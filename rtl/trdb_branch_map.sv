==> flow/design.v <==
package trdb_pkg;
    localparam CAUSE_LEN = 5;
    localparam PRIV_LEN = 2;  
    localparam INST_LEN = 32;
    localparam PTYPE_LEN = 4;  
    localparam P_LEN = 5;
    localparam PAYLOAD_LEN = 256;
    localparam TRIGGER_LEN = 4;
    localparam CTYPE_LEN = 2;
    localparam XLEN = 32;
    localparam CYCLE_MODE = 0;
    localparam PACKET_MODE = 1;
    localparam CALL_COUNTER_SIZE = '0;
    localparam RETURN_STACK_SIZE = '0;
    localparam BRANCH_MAP_LEN = 31;
    localparam BRANCH_COUNT_LEN = 5;
    localparam RANGE_MODE = 1'b0;
    localparam EQUAL_MODE = 1'b1;
typedef enum logic[1:0] { 
    F_OPT_EXT       = 2'h0,
    F_DIFF_DELTA    = 2'h1,
    F_ADDR_ONLY     = 2'h2,
    F_SYNC          = 2'h3
} trdb_format_e;
typedef enum logic[1:0] { 
    SF_START    = 2'h0,
    SF_TRAP     = 2'h1,
    SF_CONTEXT  = 2'h2,
    SF_SUPPORT  = 2'h3
} trdb_f_sync_subformat_e;
typedef enum logic[0:0] {
    SF_PBC = 1'h0,  
    SF_JTC = 1'h1  
} trdb_f_opt_ext_subformat_e;
typedef enum logic[1:0] {
    NO_CHANGE   = 2'h0,
    ENDED_REP   = 2'h1,
    TRACE_LOST  = 2'h2,
    ENDED_NTR   = 2'h3
} qual_status_e;
typedef enum logic[2:0] {
    DELTA_ADDRESS       = 3'h0,
    FULL_ADDRESS        = 3'h1,
    IMPLICIT_EXCEPTION  = 3'h2,
    SIJUMP              = 3'h3,
    IMPLICIT_RETURN     = 3'h4,
    BRANCH_PREDICTION   = 3'h5,
    JUMP_TARGET_CACHE   = 3'h6
} ioptions_e;  
typedef enum logic[3:0] {
    F0SF0   = 4'h0,
    F0SF1   = 4'h1,
    F1      = 4'h4,
    F2      = 4'h8,
    F3SF0   = 4'hC,
    F3SF1   = 4'hD,
    F3SF2   = 4'hE,
    F3SF3   = 4'hF
} it_packet_type_e;  
parameter MASK_BEQ = 32'h707f;
parameter MATCH_BEQ = 32'h63;
parameter MASK_BNE = 32'h707f;
parameter MATCH_BNE = 32'h1063;
parameter MASK_BLT = 32'h707f;
parameter MATCH_BLT = 32'h4063;
parameter MASK_BGE = 32'h707f;
parameter MATCH_BGE = 32'h5063;
parameter MASK_BLTU = 32'h707f;
parameter MATCH_BLTU = 32'h6063;
parameter MASK_BGEU = 32'h707f;
parameter MATCH_BGEU = 32'h7063;
parameter MASK_P_BNEIMM = 32'h707f;
parameter MATCH_P_BNEIMM = 32'h3063;
parameter MASK_P_BEQIMM = 32'h707f;
parameter MATCH_P_BEQIMM = 32'h2063;
parameter MASK_C_BEQZ = 32'he003;
parameter MATCH_C_BEQZ = 32'hc001;
parameter MASK_C_BNEZ = 32'he003;
parameter MATCH_C_BNEZ = 32'he001;
parameter MASK_C_JALR = 32'hf07f;
parameter MATCH_C_JALR = 32'h9002;
parameter MASK_RD = 32'hf80;
parameter MASK_C_JR = 32'hf07f;
parameter MATCH_C_JR = 32'h8002;
parameter MASK_JALR = 32'h707f;
parameter MATCH_JALR = 32'h67;
parameter MASK_MRET = 32'hffffffff;
parameter MATCH_MRET = 32'h30200073;
parameter MASK_SRET = 32'hffffffff;
parameter MATCH_SRET = 32'h10200073;
parameter MASK_URET = 32'hffffffff;
parameter MATCH_URET = 32'h200073;
parameter MASK_RS1 = 32'hf8000;
parameter MASK_IMM = 32'hfff00000;
parameter X_RA = 32'h1;
parameter OP_SH_RS1 = 32'd15;
parameter OP_SH_RD = 32'd7;
endpackage
import trdb_pkg::*;
module trdb_branch_map
(
    input logic                         clk_i,
    input logic                         rst_ni,
    input logic                         valid_i,  
    input logic                         branch_taken_i,
    input logic                         flush_i,
    output logic [BRANCH_MAP_LEN-1:0]   map_o,  
    output logic [BRANCH_COUNT_LEN-1:0] branches_o,  
    output logic                        is_full_o,
    output logic                        is_empty_o
);
    logic [BRANCH_MAP_LEN-1:0]      map_d, map_q;
    logic [BRANCH_COUNT_LEN-1:0]    branch_cnt_d, branch_cnt_q;
    logic                           flush_d, flush_q;
    assign map_o = map_d;
    assign branches_o = branch_cnt_d;
    assign is_full_o = (branch_cnt_d == 31);
    assign is_empty_o = (branch_cnt_d == 0);
    assign flush_d = flush_i;
    always_ff @(posedge clk_i, negedge rst_ni) begin
        if(~rst_ni) begin
            map_q <= '1;
            branch_cnt_q <= '0;
            flush_q <= '0;
        end else begin
            map_q <= map_d;
            branch_cnt_q <= branch_cnt_d;
            flush_q <= flush_d;
        end
    end
    always_comb begin
        map_d = map_q;
        branch_cnt_d = branch_cnt_q;
        if(flush_q) begin
            map_d = '1;
            branch_cnt_d = '0;
        end
        if(valid_i) begin
            if(flush_q) begin
                map_d[0] = ~branch_taken_i;  
                branch_cnt_d = 5'b1;
            end else begin
                map_d[branch_cnt_q] = ~branch_taken_i;
                branch_cnt_d        = branch_cnt_q + 1;
            end
        end
    end
endmodule
### Step by step through the tools: trdb_branch_map

What the tools print for trdb_branch_map, step after step.
Line numbers count from 1 in the design file above.
Operators: Yosys type, input widths -> output width; for muxes data width and select width s.
Not given: -

* top: trdb_branch_map
* clock: clk_i
* library: sky130hd
* timing corner: tt_025C_1v80

### Elaborated design

Yosys after proc, flatten, opt, wreduce and memory -nomap, before mapping. Enables and synchronous resets that opt folds into registers are not counted as muxes. Memory bits, and registers merged into a memory's read port (data or address), are not among the register bits. Print and check cells are not counted. Equal cells are merged and count once.

* register bits after elaboration: 37

* add/sub/neg operators: 2
* equal/unequal tests: 1
* shifts and indexed selects: 2
* muxes and demuxes: 7
* bitwise operators: 4
* reduce/logical cells: 1

Operator list (number)
* $mux 31: 2
* $shift 1x6->31: 1
* $shift 1x6->31 const A: 1
* $and 31x31->31: 1
* $or 31x31->31: 1
* $not 31->31: 1
* $mux 30: 1
* $mux 5: 3
* $neg 5->6: 1
* $add 5x1->5 const B: 1
* $eq 5x5->1 const B: 1
* $logic_not 5->1: 1
* $not 1->1: 1
* $mux 1: 1

### Longest topological paths

Yosys ltp: most cells in a row. Word level: on the elaborated netlist, between registers, memories and ports. Mapped: between sequential cells and ports; inverters and the memories' decode and read muxes count.

* word-level depth: 7
* ABC_AREA: 1
* depth in mapped cells: 10
* mapped depth without buffers: 9

### Netlist

Yosys stat after the flow's synthesis: flattened, memories mapped to cells. It holds for the ABC_AREA given above (unset counts as 0); a run with the other value may have another netlist.

* cell count: 275
* chip area (Yosys): 2065.7 µm²
* sequential area: 964.7 µm²
* flip-flop cells: 37
* buffer cells: 10

Cells by type
* sky130_fd_sc_hd__dfstp_2: number 31, area in all 814.531 µm²
* sky130_fd_sc_hd__nand2_1: number 73, area in all 274.013 µm²
* sky130_fd_sc_hd__nand3_1: number 52, area in all 260.25 µm²
* sky130_fd_sc_hd__nor2_1: number 47, area in all 176.419 µm²
* sky130_fd_sc_hd__dfrtp_1: number 6, area in all 150.144 µm²
* sky130_fd_sc_hd__o21ai_0: number 15, area in all 75.072 µm²
* sky130_fd_sc_hd__inv_1: number 19, area in all 71.318 µm²
* sky130_fd_sc_hd__ha_1: number 4, area in all 50.048 µm²
* sky130_fd_sc_hd__buf_2: number 5, area in all 25.024 µm²
* sky130_fd_sc_hd__nor2_4: number 2, area in all 22.522 µm²
* sky130_fd_sc_hd__nand3_2: number 2, area in all 20.019 µm²
* sky130_fd_sc_hd__nor2_2: number 3, area in all 18.768 µm²
* sky130_fd_sc_hd__xor2_2: number 1, area in all 16.266 µm²
* sky130_fd_sc_hd__buf_6: number 1, area in all 11.261 µm²
* sky130_fd_sc_hd__clkbuf_1: number 3, area in all 11.261 µm²
* sky130_fd_sc_hd__a21oi_1: number 2, area in all 10.01 µm²
* sky130_fd_sc_hd__nor3_1: number 2, area in all 10.01 µm²
* sky130_fd_sc_hd__xnor2_1: number 1, area in all 8.758 µm²

Other cell types: 6; their cells: 6.

### Timing after synthesis

Source: OpenSTA report_checks on the synthesized netlist (no wires, ideal clock, input and output delay 20% of the period each), path of least setup slack; recovery checks are left aside. Register names are those of the netlist, which keeps one name where synthesis merged equal registers.

* path type: register -> output
* from: register branch_cnt_q[0]
* to: output map_o[10]
* period: 3.27 ns
* launch time at the first pin: 0.000 ns
* arrival time: 1.813 ns
* data required time: 2.616 ns
* setup slack: 0.803 ns
* delay of the path: 1.813 ns
* stages: 9
* path buffers: 0
* period reached after synthesis: 2.467 ns

"delay of the path" = arrival - input delay + setup time.
A path that ends at an output port has no setup time.
"stages": output pins that drive a net of the path, with the launching flip-flop's if there is one; two outputs of one cell count as two.
"period reached after synthesis" = period - worst setup slack (recovery checks aside). The figure is calculated, with input and output delays left at 20% of the set period.
Between the ends stands the longest chain of elaborated cells between them, by number of cells; it is not shown to be the way that was timed. Of several equally long chains one is given.
Each line given opens the expression or statement behind the cell; cells for indexed reads and writes are added by Yosys, which also makes memories of some case tables.

* cells stage by stage: sky130_fd_sc_hd__dfrtp_1 > sky130_fd_sc_hd__inv_1 > sky130_fd_sc_hd__ha_1 > sky130_fd_sc_hd__xnor2_1 > sky130_fd_sc_hd__nand3_1 > sky130_fd_sc_hd__inv_1 > sky130_fd_sc_hd__nand2_1 > sky130_fd_sc_hd__nand2_1 > sky130_fd_sc_hd__nand3_1
* length of the longest elaborated chain: 7
* elaborated cells on any way between the ends: 8
* source lines of those cells: 3
* classes of those cells: 1 x add/sub; 2 x shift; 2 x mux; 3 x logic

Ends and longest elaborated chain, post-synthesis
* start, declared: line 113 `logic [BRANCH_COUNT_LEN-1:0]    branch_cnt_d, branch_cnt_q;`
* start, assigned: line 123 `branch_cnt_q <= '0;`
* start, assigned: line 127 `branch_cnt_q <= branch_cnt_d;`
* $neg 5->6: line 143 `map_d[branch_cnt_q] = ~branch_taken_i;`
* $shift 1x6->31: line 143
* $not 31->31: line 143
* $and 31x31->31: line 143
* $or 31x31->31: line 143
* $mux 30: line 139 `if(flush_q) begin`
* $mux 31: line 138 `if(valid_i) begin`
* end, declared: line 107 `output logic [BRANCH_MAP_LEN-1:0]   map_o,`

Below are 2 stored runs of the flow (Yosys, OpenROAD; platform sky130hd) on trdb_branch_map, each with its settings, unordered. Constraints: input delay and output delay 20% of the set period each, output load 0.01 pF.

### Flow run A

==> flow/run.sh <==
#!/bin/bash
# the make line also repeats the synthesis and layout settings of config.mk as NAME=value (left out here)
make -C /OpenROAD-flow-scripts/flow DESIGN_CONFIG=/design/flow/config.mk WORK_HOME=/design/flow/orfs CLKGATE_MAP_FILE= finish
==> flow/config.mk <==
export PLATFORM = sky130hd
export DESIGN_NAME = trdb_branch_map
export DESIGN_NICKNAME = trdb_branch_map
export VERILOG_FILES = /design/flow/design.v
export SDC_FILE = /design/flow/constraint.sdc
export NUM_CORES = 4
export LEC_CHECK = 0
export ABC_AREA = 1
export CAP_MARGIN = 10
export CELL_PAD_IN_SITES_GLOBAL_PLACEMENT = 0
export CORE_MARGIN = 3
export CORE_UTILIZATION = 49
export CTS_CLUSTER_DIAMETER = 341
export GPL_ROUTABILITY_DRIVEN = 0
export GPL_TIMING_DRIVEN = 1
export SETUP_SLACK_MARGIN = -0.11
export SLEW_MARGIN = 15
export TNS_END_PERCENT = 85
==> flow/constraint.sdc <==
create_clock -name core_clock -period 1.57 [get_ports {clk_i}]
set_input_delay 0.3140 -clock core_clock [delete_from_list [all_inputs] [get_ports {clk_i}]]
set_output_delay 0.3140 -clock core_clock [all_outputs]
set_load 0.01 [all_outputs]

Outcome of flow run A: did not finish, clock tree synthesis stopped with DPL-0038

### Flow run B

==> flow/run.sh <==
#!/bin/bash
# the make line also repeats the synthesis and layout settings of config.mk as NAME=value (left out here)
make -C /OpenROAD-flow-scripts/flow DESIGN_CONFIG=/design/flow/config.mk WORK_HOME=/design/flow/orfs CLKGATE_MAP_FILE= finish
==> flow/config.mk <==
export PLATFORM = sky130hd
export DESIGN_NAME = trdb_branch_map
export DESIGN_NICKNAME = trdb_branch_map
export VERILOG_FILES = /design/flow/design.v
export SDC_FILE = /design/flow/constraint.sdc
export NUM_CORES = 4
export LEC_CHECK = 0
export CAP_MARGIN = 35
export CORE_MARGIN = 10
export CORE_UTILIZATION = 64
export GPL_TIMING_DRIVEN = 0
export HOLD_SLACK_MARGIN = 0.23
export MAX_ROUTING_LAYER = met4
export MIN_ROUTING_LAYER = met2
export PLACE_DENSITY_LB_ADDON = 0.19
export SETUP_SLACK_MARGIN = -0.03
export SLEW_MARGIN = 35
==> flow/constraint.sdc <==
create_clock -name core_clock -period 1.58 [get_ports {clk_i}]
set_input_delay 0.3160 -clock core_clock [delete_from_list [all_inputs] [get_ports {clk_i}]]
set_output_delay 0.3160 -clock core_clock [all_outputs]
set_load 0.01 [all_outputs]

Outcome of flow run B: did not finish, routing stopped with GRT-0232
